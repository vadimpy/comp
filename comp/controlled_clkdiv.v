==> flow/design.v <==
module controlled_clkdiv (
    input wire fast_clk,
    input wire [15:0] threshold,
    output wire clk_out
);
reg [15:0] cnt;
initial begin
    cnt <= 16'h0000;
end
assign clk_out = cnt === 16'h0000;
always @(posedge fast_clk)
begin
    cnt <= cnt > threshold ? 16'h0000 : cnt + 16'h0001;
end
endmodule
-- Reports on controlled_clkdiv
The steps from the RTL of controlled_clkdiv to its reports follow in flow order.
Line numbers count from 1 in the design file above.
Operators carry their Yosys type and port widths (W data, S select, Z words).
Cell names lack the library's common part.
A cell with -- has no value.
- top module: controlled_clkdiv
- clock port: fast_clk
- library: sky130hd
- library corner: tt_025C_1v80

-- Word level
Counts by Yosys on the flattened word-level netlist (proc, flatten, opt, wreduce; memories kept). Register bits leave out memories and registers merged into their read ports (data or address); mux counts leave out enables and synchronous resets folded into registers. Print and check cells are left out. Cells with the same type and inputs are merged into one.
- noted add/subtract/negate cells: 1
- multipliers at 0
- noted divide/modulo/power cells: 0
- magnitude comparators: 1
- noted equality and inequality tests: 1
- shifts and indexed selects at 0
- muxes and demuxes at 0
- bitwise operators at 0
- reduce/logical cells at 0
- operators by type and width (kind ; count):
    $add A16 B1 Y16 const B ; 1
    $eqx A16 B1 Y1 const B ; 1
    $gt A16 B16 Y1 ; 1
- register bits after elaboration at 16
- noted bits in latches: 0
- noted RAM bits: 0
- ROM bits at 0
- clocked read ports x word width at 0
- memory cells: 0
- input port bits: 17
- output and inout bits: 1
- noted cells after elaboration: 4

-- Depth
Longest topological path by Yosys (ltp), each cell counted once; first at word level (registers and memories cut), then after technology mapping (sequential cells cut; the memories' decode and read muxes count).
- depth in word-level cells: 1
- noted ABC_AREA: 0
- noted mapped depth: 8
- depth with buffers taken out: 7

-- Mapped cells and area
The flow's flattened synthesis, as Yosys stat reports it; memories are mapped. The netlist is that of the ABC_AREA named above (0 if unset); the other value can give another one.
- cells in the netlist: 131
- cell area after synthesis: 0.0011023 mm2
- noted flip-flops: 16
- buffer cells at 1
- cells by type (cell type ; count):
    dfxtp_1 ; 16
    ha_1 ; 18
    nor2_1 ; 18
    inv_1 ; 17
    xnor2_1 ; 7
    xor2_1 ; 7
    nand3_1 ; 9
    and4_1 ; 4
    a21oi_1 ; 6
    and3_1 ; 4
    nand4_1 ; 4
    nand2_1 ; 6
    nor4_1 ; 3
    o31a_4 ; 1
    nor2b_1 ; 2
    a21boi_2 ; 1
    buf_6 ; 1
    a221o_1 ; 1
Other cell types: 5; their cells: 6.

-- Timing after synthesis
OpenSTA on the mapped netlist: ideal clock, no wires. The path of least setup slack (recovery checks aside). Input and output delay are each 20% of the period. Register names are those of the netlist, which keeps one name where synthesis merged equal registers.
- path kind: input -> register
- start: in threshold[7]
- end: reg cnt[10]
- clock period: 3.17 ns
- external input delay: 0.634 ns
- launch time at the first pin at 0.634 ns
- arrival time: 2.007 ns
- noted required time: 3.106 ns
- noted path slack: 1.099 ns
- path delay at 1.437 ns
- stages: 8
- path buffers: 1
- noted synthesis period reached: 2.071 ns
"path delay" = arrival - input delay + setup time.
"stages" counts driving pins, that of a launching flip-flop among them; a cell with two outputs on the path counts twice.
"synthesis period reached" is the clock period less the worst setup slack; recovery checks do not enter. This is arithmetic on one report: input and output delays are still those of the set period (20% each).
The rows between start and end are the longest chain of elaborated cells between them; the timing report does not say that the signal goes this way. Where chains are equally long, one stands for them.
Each line given opens the expression or statement behind the cell; cells for indexed reads and writes are added by Yosys, which also makes memories of some case tables.
- cells stage by stage: inv_1 > ha_1 > a21oi_1 > o21ai_1 > a221o_1 > o31a_4 > buf_6 > nor2_1
- noted length of the longest elaborated chain: 1
- ends and longest elaborated chain, post-synthesis (element ; RTL line ; RTL):
    start: declaration ; 3 ; input wire [15:0] threshold,
    $gt A16 B16 Y1 ; 13 ; cnt <= cnt > threshold ? 16'h0000 : cnt + 16'h0001;
    end: assignment ; 13 ;
    end: declaration ; 6 ; reg [15:0] cnt;

-- Timing after layout
Path of least setup slack in the final report of flow run 1 (OpenROAD, finished layout, wires in). Where an end is a register, its clock arrival counts in the times.
- path kind: input -> register
- start: in threshold[4]
- end: reg cnt[1]
- clock period: 1.99 ns
- external input delay: 0.40 ns
- launch time at the first pin at 0.40 ns
- arrival time: 2.17 ns
- noted required time: 2.21 ns
- noted path slack: 0.05 ns
- stages: 8
- path buffers: 1
The rows between start and end are the longest chain of elaborated cells between them; the timing report does not say that the signal goes this way. Where chains are equally long, one stands for them.
- cells stage by stage: clkdlybuf4s50_1 > inv_1 > ha_1 > a21oi_2 > o21ai_2 > a221o_1 > o31a_4 > nor2b_1
- noted length of the longest elaborated chain: 1
- ends and longest elaborated chain, post-layout (element ; RTL line ; RTL):
    start: declaration ; 3 ; input wire [15:0] threshold,
    $gt A16 B16 Y1 ; 13 ; cnt <= cnt > threshold ? 16'h0000 : cnt + 16'h0001;
    end: assignment ; 13 ;
    end: declaration ; 6 ; reg [15:0] cnt;

Below are 2 stored runs of the flow (Yosys, OpenROAD; platform sky130hd) on controlled_clkdiv, each with its settings and what was measured, unordered. Constraints: input delay and output delay 20% of the set period each, output load 0.01 pF.
"achieved period" is the run's clock period less its worst setup slack. It is reckoned from that one timing run; input and output delays stay at 20% of the period that was set.
"time of the worst setup path": the worst setup path's part of the clock period (all of it between registers, 20% less for each end at a port) less its slack. A launch clock that arrives late makes it longer, a capture clock that arrives late makes it shorter.
"total power after layout" rests on the timing tool's default activity at the inputs, not on a simulated workload.

Flow run 1
Settings were period_ns = 1.99; CORE_UTILIZATION = 32; CAP_MARGIN = 20; CORE_MARGIN = 2; SLEW_MARGIN = 20
- cell area after synthesis: 0.0011023 mm2
- time of the worst setup path at 1.55 ns
- worst setup path kind: input -> register
- total power after layout: 1.362 mW
- area of the die at 0.00393 mm2
- post-route worst hold slack: 0.521 ns
- utilization after layout: 48.1 %
- achieved period at 1.944 ns
- noted the worst setup slack after layout: 0.046 ns
- post-route setup TNS: 0.000 ns
- noted the standard-cell area of the final layout: 0.0015928 mm2

Flow run 2
Settings were period_ns = 1.77; CORE_UTILIZATION = 16; CORE_MARGIN = 4; CELL_PAD_IN_SITES_DETAIL_PLACEMENT = 2; TNS_END_PERCENT = 95; ABC_AREA = 1; GPL_ROUTABILITY_DRIVEN = 1; CTS_CLUSTER_DIAMETER = 261; CAP_MARGIN = 5; SLEW_MARGIN = 40
- cell area after synthesis: 0.001265 mm2
- time of the worst setup path at 1.75 ns
- worst setup path kind: register -> register
- total power after layout: 1.677 mW
- area of the die at 0.0093925 mm2
- post-route worst hold slack: 0.538 ns
- utilization after layout: 28.3 %
- achieved period at 1.755 ns
- noted the worst setup slack after layout: 0.015 ns
- post-route setup TNS: 0.000 ns
- noted the standard-cell area of the final layout: 0.0021733 mm2
